==> flow/design.v <==
`timescale 1ns / 1ps
module simple_sram(
output reg [7:0] read_data,
input clk,
input reset,
input wen,
input [7:0]w_data,
input [7:0]addr
    );
    reg [7:0]mem[0:7];
 always@(posedge clk )begin
   if(reset)
     read_data<=8'b0;
   else if (wen) begin
            mem[addr[2:0]] <= w_data;
        end else begin
            read_data <= mem[addr[2:0]];
        end
  end
endmodule
-- Tool chain data of simple_sram
What the tools print for simple_sram, step after step.
Lines are those of the file above, counted from 1.
Operators: Yosys type, input widths -> output width; for muxes data width and select width s.
Cell names lack the library's common part.
The mark -- stands for no value.
- design top: simple_sram
- clock port: clk
- library: sky130hd
- timing corner: tt_025C_1v80

-- After elaboration
Yosys after proc, flatten, opt, wreduce and memory -nomap, before mapping. Enables and synchronous resets that opt folds into registers are not counted as muxes. Memory bits, and registers merged into a memory's read port (data or address), are not among the register bits. Print and check cells are not counted. Equal cells are merged and count once.
Memory sizes are those after Yosys's memory passes, which may raise the word count (mostly to a power of two), join words into wider ones and drop unused or constant bits.
- muxes and demuxes: 6
- reduce/logical cells: 1
- operators by type and width (operator ; count):
    $mux 8 ; 2
    $mux 3 ; 2
    $mux 1 ; 2
    $logic_not 1->1 ; 1
- noted register bits: 0
- noted memory bits (writable): 64
- word width x clocked read ports at 8
- noted memory cells: 1
- bits of input ports: 19
- output and inout port bits at 8
- elaborated cells at 8
- memory list (memory ; words ; bits a word ; rd ports ; wr ports ; RTL line ; source):
    mem ; 8 ; 8 ; 1 ; 1 ; 10 ; reg [7:0]mem[0:7];

-- Depth
Longest topological path by Yosys (ltp), each cell counted once; first at word level (registers and memories cut), then after technology mapping (sequential cells cut; the memories' decode and read muxes count).
- noted depth in word-level cells: 2
- ABC_AREA at 1
- depth in mapped cells: 8
- mapped depth without buffers at 6

-- Synthesis result
Yosys stat after the flow's synthesis: flattened, memories mapped to cells. It holds for the ABC_AREA given above (unset counts as 0); a run with the other value may have another netlist.
- noted cell count: 295
- mapped area at 3032.9 µm²
- sequential area at 2082.0 µm²
- mapped flip-flops: 72
- noted buffer cells: 8
- cells by type (type ; count ; total area (µm²)):
    edfxtp_1 ; 64 ; 1.92E+03
    nand2_1 ; 66 ; 247.738
    inv_1 ; 60 ; 225.216
    nand3_1 ; 34 ; 170.163
    dfxtp_1 ; 8 ; 160.154
    nor2_1 ; 32 ; 120.115
    o21ai_0 ; 9 ; 45.043
    buf_6 ; 3 ; 33.782
    o21ai_1 ; 5 ; 25.024
    nor2_4 ; 2 ; 22.522
    buf_2 ; 3 ; 15.014
    or2_0 ; 2 ; 12.512
    inv_2 ; 3 ; 11.261
    buf_4 ; 1 ; 7.507
    nor2_2 ; 1 ; 6.256
    clkinv_2 ; 1 ; 5.005
    clkbuf_1 ; 1 ; 3.754

-- Worst setup path after synthesis
Source: OpenSTA report_checks on the synthesized netlist (no wires, ideal clock, input and output delay 20% of the period each), path of least setup slack; recovery checks are left aside. Register names are those of the netlist, which keeps one name where synthesis merged equal registers.
- kind: in2reg
- start point: in addr[0]
- end point: mem mem[4][0]
- noted period: 2.84 ns
- noted external input delay: 0.568 ns
- data arrival time at 1.369 ns
- noted slack: 1.101 ns
- path delay at 1.171 ns
- stages at 5
- noted buffers on the path: 2
- noted period reached after synthesis: 1.739 ns
"path delay" is the arrival time less input delay plus setup time.
"stages" counts driving pins, that of a launching flip-flop among them; a cell with two outputs on the path counts twice.
"period reached after synthesis" is the clock period less the worst setup slack; recovery checks do not enter. This is arithmetic on one report: input and output delays are still those of the set period (20% each).
Between the ends stands the longest chain of elaborated cells between them, by number of cells; it is not shown to be the way that was timed. Of several equally long chains one is given.
Each line given opens the expression or statement behind the cell; cells for indexed reads and writes are added by Yosys, which also makes memories of some case tables.
- path through: buf_6 -> inv_2 -> buf_6 -> nand2_1 -> nor2_1
- length of the longest elaborated chain: 2
- elaborated cells between the ends (all ways) at 2
- RTL lines with such cells at 2
- those cells by class: mux: 2
- RTL lines, path after synthesis (element ; RTL line ; source):
    start, declared ; 8 ; input [7:0]addr
    $mux 3 ; 14 ; else if (wen) begin
    $mux 3 ; 12 ; if(reset)
    end, declared ; 10 ; reg [7:0]mem[0:7];

-- Timing after layout
Path of least setup slack in the final report of flow run 1 (OpenROAD, finished layout, wires in). Where an end is a register, its clock arrival counts in the times.
- kind: reg2out
- start point: reg read_data[3]
- end point: out read_data[3]
- noted period: 1.53 ns
- external output delay at 0.31 ns
- data arrival time at 1.20 ns
- noted slack: 0.02 ns
- stages at 2
- noted buffers on the path: 1
- path through: dfxtp_1 -> clkdlybuf4s50_1
- length of the longest elaborated chain: 0
- elaborated cells between the ends (all ways) at 0
- RTL lines with such cells at 0
- RTL lines, path post-layout (element ; RTL line ; source):
    start, declared ; 3 ; output reg [7:0] read_data,
    end, declared ; 3 ;

Wiki page: simple_sram / flow data

Top module simple_sram; platform sky130hd; tools Yosys and OpenROAD; 2 stored runs in no particular order. Input and output delays are each 20% of the period that was set; the output load is 0.01 pF.
"clock period reached" = clock period - worst setup slack. The figure is calculated, with input and output delays left at 20% of the set period.
"time on the worst setup path" is the time allowed to the run's worst setup path (the clock period less input and output delay, where it has them) less its slack. Clock arrival times count: a late capture clock shortens it, a late launch clock lengthens it.
"total power after layout" rests on the timing tool's default activity at the inputs, not on a simulated workload.

Flow run 1
Settings were period_ns = 1.53; CORE_UTILIZATION = 50; SETUP_SLACK_MARGIN = -0.06; PLACE_DENSITY_LB_ADDON = 0.05; CORE_MARGIN = 7; CELL_PAD_IN_SITES_GLOBAL_PLACEMENT = 1; TNS_END_PERCENT = 95; ABC_AREA = 1; GPL_ROUTABILITY_DRIVEN = 0; SLEW_MARGIN = 5; CAP_MARGIN = 20
- noted the setup slack of the worst path: 0.024 ns
- total negative setup slack at 0.000 ns
- time on the worst setup path at 1.20 ns
- critical path type: reg2out
- clock period reached at 1.506 ns
- standard-cell area after layout at 3637.2 µm²
- noted the final design utilization: 0.618
- total power after layout: 3.903 mW
- chip area after synthesis (Yosys): 3032.9 µm²
- noted the worst hold slack in the final report: 0.527 ns
- die area: 8442.9 µm²

Flow run 2
Settings were period_ns = 2.47; CORE_UTILIZATION = 21; CAP_MARGIN = 20; CORE_MARGIN = 2; SLEW_MARGIN = 20
- noted the setup slack of the worst path: 0.620 ns
- total negative setup slack at 0.000 ns
- time on the worst setup path at 1.36 ns
- critical path type: in2reg
- clock period reached at 1.850 ns
- standard-cell area after layout at 3636.0 µm²
- noted the final design utilization: 0.275
- total power after layout: 2.786 mW
- chip area after synthesis (Yosys): 2841.5 µm²
- noted the worst hold slack in the final report: 0.556 ns
- die area: 14476.9 µm²
